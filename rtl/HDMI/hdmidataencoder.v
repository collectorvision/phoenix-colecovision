==> flow/design.v <==
module hdmidataencoder
#(parameter FREQ=25000000, FS=48000, CTS=25000, N=6144)
(
	input 			i_pixclk,
	input 			i_hSync,
	input 			i_vSync,
	input 			i_blank,
	input 			i_audio_enable,
	input [15:0] 	i_audioL,
	input [15:0] 	i_audioR,
	output [3:0] 	o_d0,
	output [3:0] 	o_d1,
	output [3:0] 	o_d2,
	output 			o_data
);
localparam [191:0] channelStatus = (FS == 48000)?192'hc202004004:(FS == 44100)?192'hc200004004:192'hc203004004;
localparam [55:0] audioRegenPacket = {N[7:0], N[15:8], 8'h00, CTS[7:0], CTS[15:8], 16'h0000};
reg [23:0] audioPacketHeader;
reg [55:0] audioSubPacket[3:0];
reg [7:0] channelStatusIdx;
reg [16:0] audioTimer;
reg [16:0] ctsTimer;
reg [1:0] samplesHead;
reg [3:0] dataChannel0;
reg [3:0] dataChannel1;
reg [3:0] dataChannel2;
reg [23:0] packetHeader;
reg [55:0] subpacket[3:0];
reg [7:0] bchHdr;
reg [7:0] bchCode [3:0];
reg [4:0] dataOffset;
reg tercData;
reg [25:0] audioRAvgSum;
reg [25:0] audioLAvgSum;
reg [15:0] audioRAvg;
reg [15:0] audioLAvg;
reg [10:0] audioAvgCnt;
reg [15:0] counterX;
reg firstHSyncChange;
reg oddLine;
reg prevHSync;
reg prevBlank;
reg allowGeneration;
initial
begin
	audioPacketHeader<=0;
	audioSubPacket[0]<=0;
	audioSubPacket[1]<=0;
	audioSubPacket[2]<=0;
	audioSubPacket[3]<=0;
	channelStatusIdx<=0;
	audioTimer<=0;
	samplesHead<=0;
	ctsTimer = 0;
	dataChannel0<=0;
	dataChannel1<=0;
	dataChannel2<=0;
	packetHeader<=0;
	subpacket[0]<=0;
	subpacket[1]<=0;
	subpacket[2]<=0;
	subpacket[3]<=0;
	bchHdr<=0;
	bchCode[0]<=0;
	bchCode[1]<=0;
	bchCode[2]<=0;
	bchCode[3]<=0;
	dataOffset<=0;
	tercData<=0;
	oddLine<=0;
	counterX<=0;
	prevHSync = 0;
	prevBlank = 0;
	firstHSyncChange = 0;
	allowGeneration = 0;
	audioRAvg = 0;
	audioLAvg = 0;
	audioRAvgSum = 0;
	audioLAvgSum = 0;
	audioAvgCnt = 1;
end
function [7:0] ECCcode;	 
	input [7:0] code;
	input bita;
	input passthroughData;
	begin
		ECCcode = (code<<1) ^ (((code[7]^bita) && passthroughData)?(1+(1<<6)+(1<<7)):0);
	end
endfunction
task ECCu;
	output outbit;
	inout [7:0] code;
	input bita;
	input passthroughData;
	begin
		outbit <= passthroughData?bita:code[7];
		code <= ECCcode(code, bita, passthroughData);
	end
endtask
task ECC2u;
	output outbita;
	output outbitb;
	inout [7:0] code;
	input bita;
	input bitb;
	input passthroughData;
	begin
		outbita <= passthroughData?bita:code[7];
		outbitb <= passthroughData?bitb:(code[6]^(((code[7]^bita) && passthroughData)?1'b1:1'b0));
		code <= ECCcode(ECCcode(code, bita, passthroughData), bitb, passthroughData);
	end
endtask
task SendPacket;
	inout [32:0] pckHeader;
	inout [55:0] pckData0;
	inout [55:0] pckData1;
	inout [55:0] pckData2;
	inout [55:0] pckData3;
	input firstPacket;
begin
	dataChannel0[0]<=i_hSync;
	dataChannel0[1]<=i_vSync;
	dataChannel0[3]<=(!firstPacket || dataOffset)?1'b1:1'b0;
	ECCu(dataChannel0[2], bchHdr, pckHeader[0], dataOffset<24?1'b1:1'b0);
	ECC2u(dataChannel1[0], dataChannel2[0], bchCode[0], pckData0[0], pckData0[1], dataOffset<28?1'b1:1'b0);
	ECC2u(dataChannel1[1], dataChannel2[1], bchCode[1], pckData1[0], pckData1[1], dataOffset<28?1'b1:1'b0);
	ECC2u(dataChannel1[2], dataChannel2[2], bchCode[2], pckData2[0], pckData2[1], dataOffset<28?1'b1:1'b0);
	ECC2u(dataChannel1[3], dataChannel2[3], bchCode[3], pckData3[0], pckData3[1], dataOffset<28?1'b1:1'b0);
	pckHeader<=pckHeader[23:1];
	pckData0<=pckData0[55:2];
	pckData1<=pckData1[55:2];
	pckData2<=pckData2[55:2];
	pckData3<=pckData3[55:2];
	dataOffset<=dataOffset+5'b1;
end
endtask
task InfoGen;
	inout [16:0] _timer;
begin
	if (_timer >= CTS) begin
		packetHeader<=24'h000001;	 
		subpacket[0]<=audioRegenPacket;
		subpacket[1]<=audioRegenPacket;
		subpacket[2]<=audioRegenPacket;
		subpacket[3]<=audioRegenPacket;
		_timer <= _timer - CTS + 1;
	end else begin
		if (!oddLine) begin
			packetHeader<=24'h0D0282;	 
			subpacket[0]<=56'h00000000191046;
			subpacket[1]<=56'h00000000000000;
		end else begin
			packetHeader<=24'h0A0184;	 
			subpacket[0]<=56'h00000000000170;
			subpacket[1]<=56'h00000000000000;
		end
		subpacket[2]<=56'h00000000000000;
		subpacket[3]<=56'h00000000000000;
	end
end
endtask
task AproximateAudio;
begin
	audioLAvg <= i_audioL;
	audioRAvg <= i_audioR;
	audioAvgCnt <= 1;
end
endtask
task AudioGen;
begin
	if (!( allowGeneration && counterX >= 32 && counterX < 64)) begin
		if (audioTimer>=FREQ/1000) begin
			audioTimer<=audioTimer-FREQ/1000+FS/1000;
			audioPacketHeader<=audioPacketHeader|24'h000002|((channelStatusIdx==0?24'h100100:24'h000100)<<samplesHead);
			audioSubPacket[samplesHead]<=((audioLAvg<<8)|(audioRAvg<<32)
								|((^audioLAvg)?56'h08000000000000:56'h0)	 
								|((^audioRAvg)?56'h80000000000000:56'h0))	 
								^(channelStatus[channelStatusIdx]?56'hCC000000000000:56'h0);  
			if (channelStatusIdx<191)
				channelStatusIdx<=channelStatusIdx+8'd1;
			else
				channelStatusIdx<=0;
			samplesHead<=samplesHead+2'd1;
			audioLAvgSum <= 0;
			audioRAvgSum <= 0;
			audioAvgCnt <= 1;
		end else begin
			audioTimer<=audioTimer+FS/1000;
			AproximateAudio();
		end
	end else begin
		audioTimer<=audioTimer+FS/1000;
		AproximateAudio();
		samplesHead<=0;
	end
end
endtask
task SendPackets;
	inout dataEnable;
begin
	if (counterX<32) begin
		dataEnable<=1;
		SendPacket(packetHeader, subpacket[0], subpacket[1], subpacket[2], subpacket[3], 1);
	end else if (counterX<64)	begin
		SendPacket(audioPacketHeader, audioSubPacket[0], audioSubPacket[1], audioSubPacket[2], audioSubPacket[3], 0);
	end else begin
		dataEnable<=0;
	end
end
endtask
always @(posedge i_pixclk)
begin
	AudioGen();
	if(allowGeneration & i_audio_enable) begin
		SendPackets(tercData);
	end else begin
		tercData<=0;
   end
	ctsTimer <= ctsTimer + 1;
	if((prevBlank == 0) && (i_blank == 1))
		firstHSyncChange <= 1;
	if((prevBlank == 1) && (i_blank == 0))
		allowGeneration <= 0;
	if(prevHSync != i_hSync) begin
		if(firstHSyncChange) begin
			InfoGen(ctsTimer);
		   oddLine <= ! oddLine;
		   counterX  <= 0;
			allowGeneration <= 1;
		end else begin
		   counterX  <= counterX + 1;
		end
		firstHSyncChange <= !firstHSyncChange;
	end else
		counterX  <= counterX + 1;
	prevBlank <= i_blank;
	prevHSync <= i_hSync;
end
assign o_d0 = dataChannel0;
assign o_d1 = dataChannel1;
assign o_d2 = dataChannel2;
assign o_data = tercData;
endmodule
## Tool chain data of hdmidataencoder

Tool output for the design above, in the order of the flow.
Line numbers count from 1 in the design file above.
Operators carry their Yosys type and port widths (W data, S select, Z words).
Library cell names are shortened.
Not given: -

| set-up | value |
|---|---|
| top | hdmidataencoder |
| clock port | i_pixclk |
| standard-cell library | sky130hd |
| timing corner | tt_025C_1v80 |

## Elaborated design

Yosys after proc, flatten, opt, wreduce and memory -nomap, before mapping. Print and check cells are not counted. Equal cells are merged and count once.

| storage and ports | value |
|---|---|
| register bits | 37 |
| input bits | 37 |

| cells by class | value |
|---|---|
| $add $sub $neg | 2 |
| $lt $le $gt $ge | 2 |
| equal/unequal tests | 1 |
| muxes and demuxes | 35 |
| bitwise gates (word level) | 3 |
| reduce/logical cells | 8 |

Operators with widths:

| operator | number |
|---|---|
| $mux W16 | 2 |
| $mux W1 | 31 |
| $add A16 B1 Y16 const B | 1 |
| $lt A16 B6 Y1 const B | 1 |
| $lt A16 B7 Y1 const B | 1 |
| $logic_or A1 B5 Y1 const A | 2 |
| $mux W5 | 2 |
| $add A5 B1 Y5 const B | 1 |
| $reduce_bool A2 Y1 | 2 |
| $logic_and A1 B1 Y1 | 2 |
| $not A1 Y1 | 2 |
| $reduce_and A2 Y1 | 1 |
| $ne A1 B1 Y1 | 1 |
| $and A1 B1 Y1 | 1 |
| $logic_not A1 Y1 | 1 |

## Depth

Longest topological path by Yosys (ltp), each cell counted once; first at word level (registers and memories cut), then after technology mapping (sequential cells cut; the memories' decode and read muxes count).

| depth | value |
|---|---|
| depth in word-level cells | 5 |
| ABC_AREA | 0 |
| mapped depth | 5 |
| mapped depth without buffers | 5 |

## Netlist

Yosys stat after the flow's synthesis: flattened, memories mapped to cells. It holds for the ABC_AREA given above (unset counts as 0); a run with the other value may have another netlist.
Totals and module areas in this step are rounded.

| mapped netlist | value |
|---|---|
| standard cells after synthesis | 123 |
| chip area (Yosys) | 1,287 µm² |
| flip-flop cells | 28 |

Cells by type:

| cell type | number | area in all (µm²) |
|---|---|---|
| dfxtp_1 | 19 | 380.365 |
| edfxtp_1 | 9 | 270.259 |
| xnor2_1 | 10 | 87.584 |
| buf_4 | 10 | 75.072 |
| nor2_1 | 17 | 63.811 |
| xor2_1 | 7 | 61.309 |
| nand3_1 | 9 | 45.043 |
| nand4_4 | 2 | 42.541 |
| ha_1 | 3 | 37.536 |
| nor4_2 | 3 | 37.536 |
| inv_1 | 6 | 22.522 |
| nand2_1 | 6 | 22.522 |
| nor3_1 | 3 | 15.014 |
| and2_1 | 2 | 12.512 |
| nand4_1 | 2 | 12.512 |
| nor2_2 | 2 | 12.512 |
| nor4_1 | 2 | 12.512 |
| and4_2 | 1 | 10.01 |

Not listed: further types 9, cells in them 10.

## Timing after synthesis

Source: OpenSTA report_checks on the synthesized netlist (no wires, ideal clock, input and output delay 20% of the period each), path of least setup slack; recovery checks are left aside. Register names are those of the netlist, which keeps one name where synthesis merged equal registers.

| timing post-synthesis | value |
|---|---|
| path type | flip-flop to flip-flop |
| start point | reg dataOffset[0] |
| end point | reg dataChannel0[3] |
| period | 1.88 ns |
| time at the first pin | 0.000 ns |
| arrival | 1.283 ns |
| data required time | 1.615 ns |
| setup slack | 0.332 ns |
| delay of the path | 1.548 ns |
| driving pins on the path | 5 |
| buffers on the path | 0 |
| period reached after synthesis | 1.548 ns |

"delay of the path" = arrival - input delay + setup time.
"driving pins on the path": output pins that drive a net of the path, with the launching flip-flop's if there is one; two outputs of one cell count as two.
"period reached after synthesis" is the clock period less the worst setup slack; recovery checks do not enter. This is arithmetic on one report: input and output delays are still those of the set period (20% each).
The rows between start and end are the longest chain of elaborated cells between them; the timing report does not say that the signal goes this way. Where chains are equally long, one stands for them.
Each line given opens the expression or statement behind the cell; cells for indexed reads and writes are added by Yosys, which also makes memories of some case tables.

| between the ends, post-synthesis | value |
|---|---|
| path through | edfxtp_1 > inv_1 > ha_1 > or4b_1 > or3_1 |
| cells in the longest elaborated chain | 4 |

RTL lines, path post-synthesis:

| element | RTL line | source |
|---|---|---|
| from (decl) | 31 | `reg [4:0] dataOffset;` |
| $logic_or A1 B5 Y1 | 123 | `dataChannel0[3]<=(!firstPacket \|\| dataOffset)?1'b1:1'b0;` |
| $mux W1 | 123 |  |
| $mux W1 | 204 | `end else if (counterX<64) begin` |
| $mux W1 | 201 | `if (counterX<32) begin` |
| to (decl) | 24 | `reg [3:0] dataChannel0;` |

## Path in the finished layout

From the final timing report of flow run A: the path of least setup slack in the routed layout; clock arrival at registers is part of the times.

| timing post-layout | value |
|---|---|
| path type | flip-flop to flip-flop |
| start point | reg dataOffset[0] |
| end point | reg dataChannel0[3] |
| period | 2.07 ns |
| time at the first pin | 0.28 ns |
| arrival | 1.66 ns |
| data required time | 2.10 ns |
| setup slack | 0.44 ns |
| driving pins on the path | 5 |
| buffers on the path | 0 |

The rows between start and end are the longest chain of elaborated cells between them; the timing report does not say that the signal goes this way. Where chains are equally long, one stands for them.

| between the ends, post-layout | value |
|---|---|
| path through | edfxtp_1 > inv_2 > ha_1 > or4b_1 > or3_1 |
| cells in the longest elaborated chain | 4 |

RTL lines, path post-layout:

| element | RTL line | source |
|---|---|---|
| from (decl) | 31 | `reg [4:0] dataOffset;` |
| $logic_or A1 B5 Y1 | 123 | `dataChannel0[3]<=(!firstPacket \|\| dataOffset)?1'b1:1'b0;` |
| $mux W1 | 123 |  |
| $mux W1 | 204 | `end else if (counterX<64) begin` |
| $mux W1 | 201 | `if (counterX<32) begin` |
| to (decl) | 24 | `reg [3:0] dataChannel0;` |

Subject: hdmidataencoder on sky130hd, stored results

Hello all,

Flow measurements of hdmidataencoder on sky130hd: 2 stored runs with different settings, listed in no order. Input and output delays are each 20% of the period that was set; the output load is 0.01 pF.
"period reached" means the clock period less the worst setup slack. The figure is calculated, with input and output delays left at 20% of the set period.
"worst path time": the worst setup path's part of the clock period (all of it between registers, 20% less for each end at a port) less its slack. A launch clock that arrives late makes it longer, a capture clock that arrives late makes it shorter.
Measured values are rounded.

#### Flow run A

| setting | value |
|---|---|
| period_ns | `2.07` |
| CORE_UTILIZATION | `23` |
| SETUP_SLACK_MARGIN | `0.62` |
| PLACE_DENSITY | `0.37` |
| CORE_ASPECT_RATIO | `1.43` |
| CELL_PAD_IN_SITES_DETAIL_PLACEMENT | `0` |
| GPL_TIMING_DRIVEN | `1` |
| CAP_MARGIN | `0` |
| MIN_ROUTING_LAYER | `met1` |
| MAX_ROUTING_LAYER | `met4` |
| CORE_MARGIN | `2` |
| SLEW_MARGIN | `20` |

| result | value |
|---|---|
| worst path time | 1.63 ns |
| critical path type | flip-flop to flip-flop |
| worst hold slack | 0.486 ns |
| cell area after synthesis | 1,287 µm² |
| total negative setup slack | 0.000 ns |
| worst setup slack after layout | 0.443 ns |
| period reached | 1.627 ns |
| utilization of the finished layout | 28.9% |
| area of the die | 6,222 µm² |

#### Flow run B

| setting | value |
|---|---|
| period_ns | `0.933` |
| CAP_MARGIN | `20` |
| CORE_MARGIN | `2` |
| CORE_UTILIZATION | `40` |
| SLEW_MARGIN | `20` |

| result | value |
|---|---|
| area of the die | 3,689 µm² |
| utilization of the finished layout | 70.0% |
| total negative setup slack | -7.803 ns |
| worst path time | 1.60 ns |
| critical path type | flip-flop to flip-flop |
| cell area after synthesis | 1,287 µm² |
| worst hold slack | 0.179 ns |
| worst setup slack after layout | -0.669 ns |
| period reached | 1.602 ns |

Thanks
